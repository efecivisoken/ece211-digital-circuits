==> flow/design.v <==
module adv_seven_seg_n(
		 input logic [3:0]  data,
		 output logic [6:0] segs_n   
		 );
   always_comb
     case (data)   
       4'd0:  segs_n = 7'b1000000;
       4'd1:  segs_n = 7'b1111001;
       4'd2:  segs_n = 7'b0100100;
       4'd3:  segs_n = 7'b0110000;
       4'd4:  segs_n = 7'b0011001;
       4'd5:  segs_n = 7'b0010010;
       4'd6:  segs_n = 7'b0000010;
       4'd7:  segs_n = 7'b1111000;
       4'd8:  segs_n = 7'b0000000;
       4'd9:  segs_n = 7'b0010000;
       default: segs_n = 7'b0111111;
     endcase
endmodule: adv_seven_seg_n
module disp_mux_seven_seg(
        input logic clk,
        input logic reset,
        input logic [3:0] in0,      
        input logic [3:0] in1,      
        input logic [3:0] in2,      
        input logic [3:0] in3,      
        input logic [4:0] seg_dis,  
        output logic [6:0] seg_n,   
        output logic [7:0] an       
    );
    localparam N = 19;  
    logic [N-1:0] q_reg;
    always_ff @(posedge clk)
    begin
        if (reset) q_reg <=0;
        else q_reg <= q_reg + 1;
    end
    logic [6:0] seg0;
    logic [6:0] seg1;
    logic [6:0] seg2;
    logic [6:0] seg3;
    adv_seven_seg_n D0(.data(in0), .segs_n(seg0));
    adv_seven_seg_n D1(.data(in1), .segs_n(seg1));
    adv_seven_seg_n D2(.data(in2), .segs_n(seg2));
    adv_seven_seg_n D3(.data(in3), .segs_n(seg3));
    always_comb
    begin
        case(q_reg[N-1:N-2])
            2'b00: begin
                seg_n = seg0;
                an = 8'b11111110 | seg_dis;
            end
            2'b01: begin
                seg_n = seg1;
                an = 8'b11111101 | seg_dis;
            end
            2'b10: begin
                seg_n = seg2;
                an = 8'b11111011 | seg_dis;
            end
            2'b11: begin
                seg_n = seg3;
                an = 8'b11110111 | seg_dis;
            end
        endcase
    end
endmodule: disp_mux_seven_seg
`timescale 1ns / 1ps
module lab04_top(
        input logic clk,
        input logic [15:0]  SW,
        output logic [15:0] LED,
        output logic [6:0]  SEG,
        output logic [7:0]  AN );
    assign LED[15:0] = SW[15:0];       
logic w1,w2,w3,w4;
logic w5, w6, w7, w8;
logic w9, w10,w11,w12;
postnet_to_binary ptb( .z(SW[0]), .y(SW[1]),.x(SW[2]), .w(SW[3]),.v(SW[4]), .a(w1) ,.b(w2) , .c(w3), .d(w4)  );
postnet_to_binary ptb1( .z(SW[5]), .y(SW[6]),.x(SW[7]), .w(SW[8]),.v(SW[9]), .a(w5) ,.b(w6) , .c(w7), .d(w8)  );
postnet_to_binary ptb2( .z(SW[10]), .y(SW[11]),.x(SW[12]), .w(SW[13]),.v(SW[14]), .a(w9) ,.b(w10) , .c(w11), .d(w12)  );
logic [3:0] B0 = {w1,w2,w3,w4};
logic [3:0] B1 = {w5,w6,w7,w8};
logic [3:0] B2 = {w9,w10,w11,w12};
    disp_mux_seven_seg DISP(.clk(clk), .reset(1'b0), 
        .in0(B0),
        .in1(B1), 
        .in2(B2), 
        .in3(4'b0000), .seg_dis(4'b1000), .seg_n(SEG), .an(AN));
endmodule
`timescale 1ns / 1ps
module postnet_to_binary(
    input logic v,w,x,y,z,
     output logic a,b,c,d);
     or(a, v&~w&~x&y&~z, v&~y&~z&~w&x);
     or(b, ~v&w&x&~y&~z, ~v&w&~x&~y&z, ~v&w&~x&y&~z, v&~w&~x&~y&z);
     or(c, ~v&x,v&~w&~y&z);
     or(d, ~v&y,v&~w&~y );
endmodule
Tool chain data of lab04_top
The steps from the RTL of lab04_top to its reports follow in flow order. Lines are those of the file above, counted from 1. The mark -- stands for no value.

Top module: lab04_top. Clock input: clk. Standard-cell library: sky130hd. Timing corner: tt_025C_1v80.

Word-level counts
Counts by Yosys on the flattened word-level netlist (proc, flatten, opt, wreduce; memories kept). Register bits leave out memories and registers merged into their read ports (data or address); mux counts leave out enables and synchronous resets folded into registers. Print and check cells are left out. Cells with the same type and inputs are merged into one. Yosys's memory passes give these memory sizes; they may raise the number of words (mostly to a power of two), join words into wider ones and drop unused or constant bits.

Under add/sub/neg operators stands 1. Under equality and inequality tests stands 3. For mux-type cells the number is 2. Under bitwise operators stands 102. The figure for reduce/logical cells is 1.

Operators with widths (number): AND 1 bit (69); case mux 8 bit (select 4 bit) (1); case mux 7 bit (select 4 bit) (1); adder 19 x 1 -> 19 bit (second input constant) (1); bitwise OR 1 bit (18); inverter 1 bit (15); == test 2 bit (second input constant) (2); == test 2 x 1 -> 1 bit (second input constant) (1); zero test 2 bit (1).

Under register bits stands 19. The entry for bits in read-only memories reads 448. The figure for memories kept is 4. Bits of input ports: 17.

Memories: (no name shown) (words 16, width 7, read ports 1, wr ports 0, RTL line 6) `case (data)`; (no name shown) (words 16, width 7, read ports 1, wr ports 0, RTL line 6); (no name shown) (words 16, width 7, read ports 1, wr ports 0, RTL line 6); (no name shown) (words 16, width 7, read ports 1, wr ports 0, RTL line 6).

Depth
Yosys ltp: most cells in a row. Word level: on the elaborated netlist, between registers, memories and ports. Mapped: between sequential cells and ports; inverters and the memories' decode and read muxes count.

For depth in word-level cells the number is 8. The entry for ABC_AREA reads 0. The figure for mapped depth is 10. For depth with buffers taken out the number is 9.

Netlist
Source: synth_stat.txt of the flow (Yosys; design flattened, memories mapped). It holds for the ABC_AREA given above (unset counts as 0); a run with the other value may have another netlist. The area totals of this step are shown rounded.

Cells by type: sky130_fd_sc_hd__dfxtp_1 (number 19, area in all 380.365 sq um); sky130_fd_sc_hd__ha_1 (number 18, area in all 225.216 sq um); sky130_fd_sc_hd__buf_4 (number 22, area in all 165.158 sq um); sky130_fd_sc_hd__xnor2_1 (number 16, area in all 140.134 sq um); sky130_fd_sc_hd__inv_1 (number 20, area in all 75.072 sq um); sky130_fd_sc_hd__xor2_1 (number 7, area in all 61.309 sq um); sky130_fd_sc_hd__nand3_1 (number 11, area in all 55.053 sq um); sky130_fd_sc_hd__nand2_1 (number 13, area in all 48.797 sq um); sky130_fd_sc_hd__nor2_1 (number 11, area in all 41.29 sq um); sky130_fd_sc_hd__nand2b_1 (number 6, area in all 37.536 sq um); sky130_fd_sc_hd__nor3b_1 (number 5, area in all 37.536 sq um); sky130_fd_sc_hd__buf_2 (number 7, area in all 35.034 sq um); sky130_fd_sc_hd__a21o_1 (number 4, area in all 30.029 sq um); sky130_fd_sc_hd__nor3_1 (number 6, area in all 30.029 sq um); sky130_fd_sc_hd__o211ai_1 (number 4, area in all 30.029 sq um); sky130_fd_sc_hd__o221ai_1 (number 3, area in all 26.275 sq um); sky130_fd_sc_hd__and4bb_2 (number 2, area in all 25.024 sq um); sky130_fd_sc_hd__a211oi_1 (number 3, area in all 22.522 sq um).

Other cell types: 39; their cells: 59.

Under cells in the netlist stands 236. The figure for mapped area is 0.001911 sq mm. Under flip-flops stands 19. Under buffer cells stands 31.

The figures by module come from a second, unflattened synthesis with its own total; it is not the netlist above.

Under cells (unflattened synthesis) stands 297. For area total of the unflattened synthesis the number is 0.002454 sq mm.

Each row is one instance without its submodules.

Modules: disp_mux_seven_seg (times used 1, cells 113, area 0.001095 sq mm, seq. area 0.0003804 sq mm); adv_seven_seg_n (times used 4, cells 31, area 0.0002402 sq mm, seq. area 0 sq mm); postnet_to_binary (times used 3, cells 14, area 0.0000901 sq mm, seq. area 0 sq mm); lab04_top (times used 1, cells 18, area 0.0001276 sq mm, seq. area 0 sq mm).

Timing after synthesis
Source: OpenSTA report_checks on the synthesized netlist (no wires, ideal clock, input and output delay 20% of the period each), path of least setup slack; recovery checks are left aside. Register names are those of the netlist, which keeps one name where synthesis merged equal registers.

Kind: input-to-output. Start: input port SW[13]. End: output port SEG[4]. Clock period: 2.57 ns. The figure for external input delay is 0.514 ns. The figure for output delay is 0.514 ns. Arrival: 2.068 ns. Path slack: -0.012 ns. Path delay: 1.554 ns. Stages: 9. For synthesis period reached the number is 2.582 ns.

"path delay" is the arrival time less input delay plus setup time. A path that ends at an output port has no setup time. "stages": output pins that drive a net of the path, with the launching flip-flop's if there is one; two outputs of one cell count as two. "synthesis period reached" = period - worst setup slack (recovery checks aside). The figure is calculated, with input and output delays left at 20% of the set period. Between the ends stands the longest chain of elaborated cells between them, by number of cells; it is not shown to be the way that was timed. Of several equally long chains one is given. A line is the first line of the expression or statement that the cell stems from. Yosys adds cells for indexed reads and writes and turns some case tables into memories. A memory read counts as a cell of the chain, while the word-level depth stops at memories.

Path through: sky130_fd_sc_hd__buf_2 > sky130_fd_sc_hd__and4bb_2 > sky130_fd_sc_hd__a21o_1 > sky130_fd_sc_hd__ha_1 > sky130_fd_sc_hd__a2bb2oi_1 > sky130_fd_sc_hd__nor3_1 > sky130_fd_sc_hd__a2111oi_0 > sky130_fd_sc_hd__a22oi_1 > sky130_fd_sc_hd__o211ai_1. Length of the longest elaborated chain: 9. Under elaborated cells between the ends (all ways) stands 28. Classes of those cells: 1 x mux; 26 x logic; 1 x memory.

Ends and longest elaborated chain, after synthesis: start: declaration (RTL line 71) `input logic [15:0]  SW,`; AND 1 bit x4 (RTL line 96) `or(b, ~v&w&x&~y&~z, ~v&w&~x&~y&z, ~v&w&~x&y&~z, v&~w&~x&~y&z);`; bitwise OR 1 bit x3 (RTL line 96); memory (16 x 7 bit) (RTL line 6) `case (data)`; case mux 7 bit (select 4 bit) (RTL line 48) `case(q_reg[N-1:N-2])`; end: declaration (RTL line 73) `output logic [6:0]  SEG,`.

Ticket comment

Top module lab04_top; platform sky130hd; tools Yosys and OpenROAD; 2 stored runs in no particular order. Input and output delays are each 20% of the period that was set; the output load is 0.01 pF.

Stored run 1 has these settings: period_ns 2.3; CORE_UTILIZATION 69; SETUP_SLACK_MARGIN -0.1; CORE_MARGIN 2; CELL_PAD_IN_SITES_DETAIL_PLACEMENT 2; TNS_END_PERCENT 100; GPL_TIMING_DRIVEN 0; CAP_MARGIN 40; MIN_ROUTING_LAYER met2; SLEW_MARGIN 20. Outcome: unfinished; error DPL-0033 in placement.

Stored run 2 has these settings: period_ns 3.01; CORE_UTILIZATION 33; SETUP_SLACK_MARGIN 0.71; PLACE_DENSITY_LB_ADDON 0.23; CELL_PAD_IN_SITES_GLOBAL_PLACEMENT 0; CELL_PAD_IN_SITES_DETAIL_PLACEMENT 2; ABC_AREA 0; MIN_ROUTING_LAYER met2; CAP_MARGIN 20; CORE_MARGIN 2; SLEW_MARGIN 20. Outcome: unfinished; error DPL-0033 in clock tree synthesis.
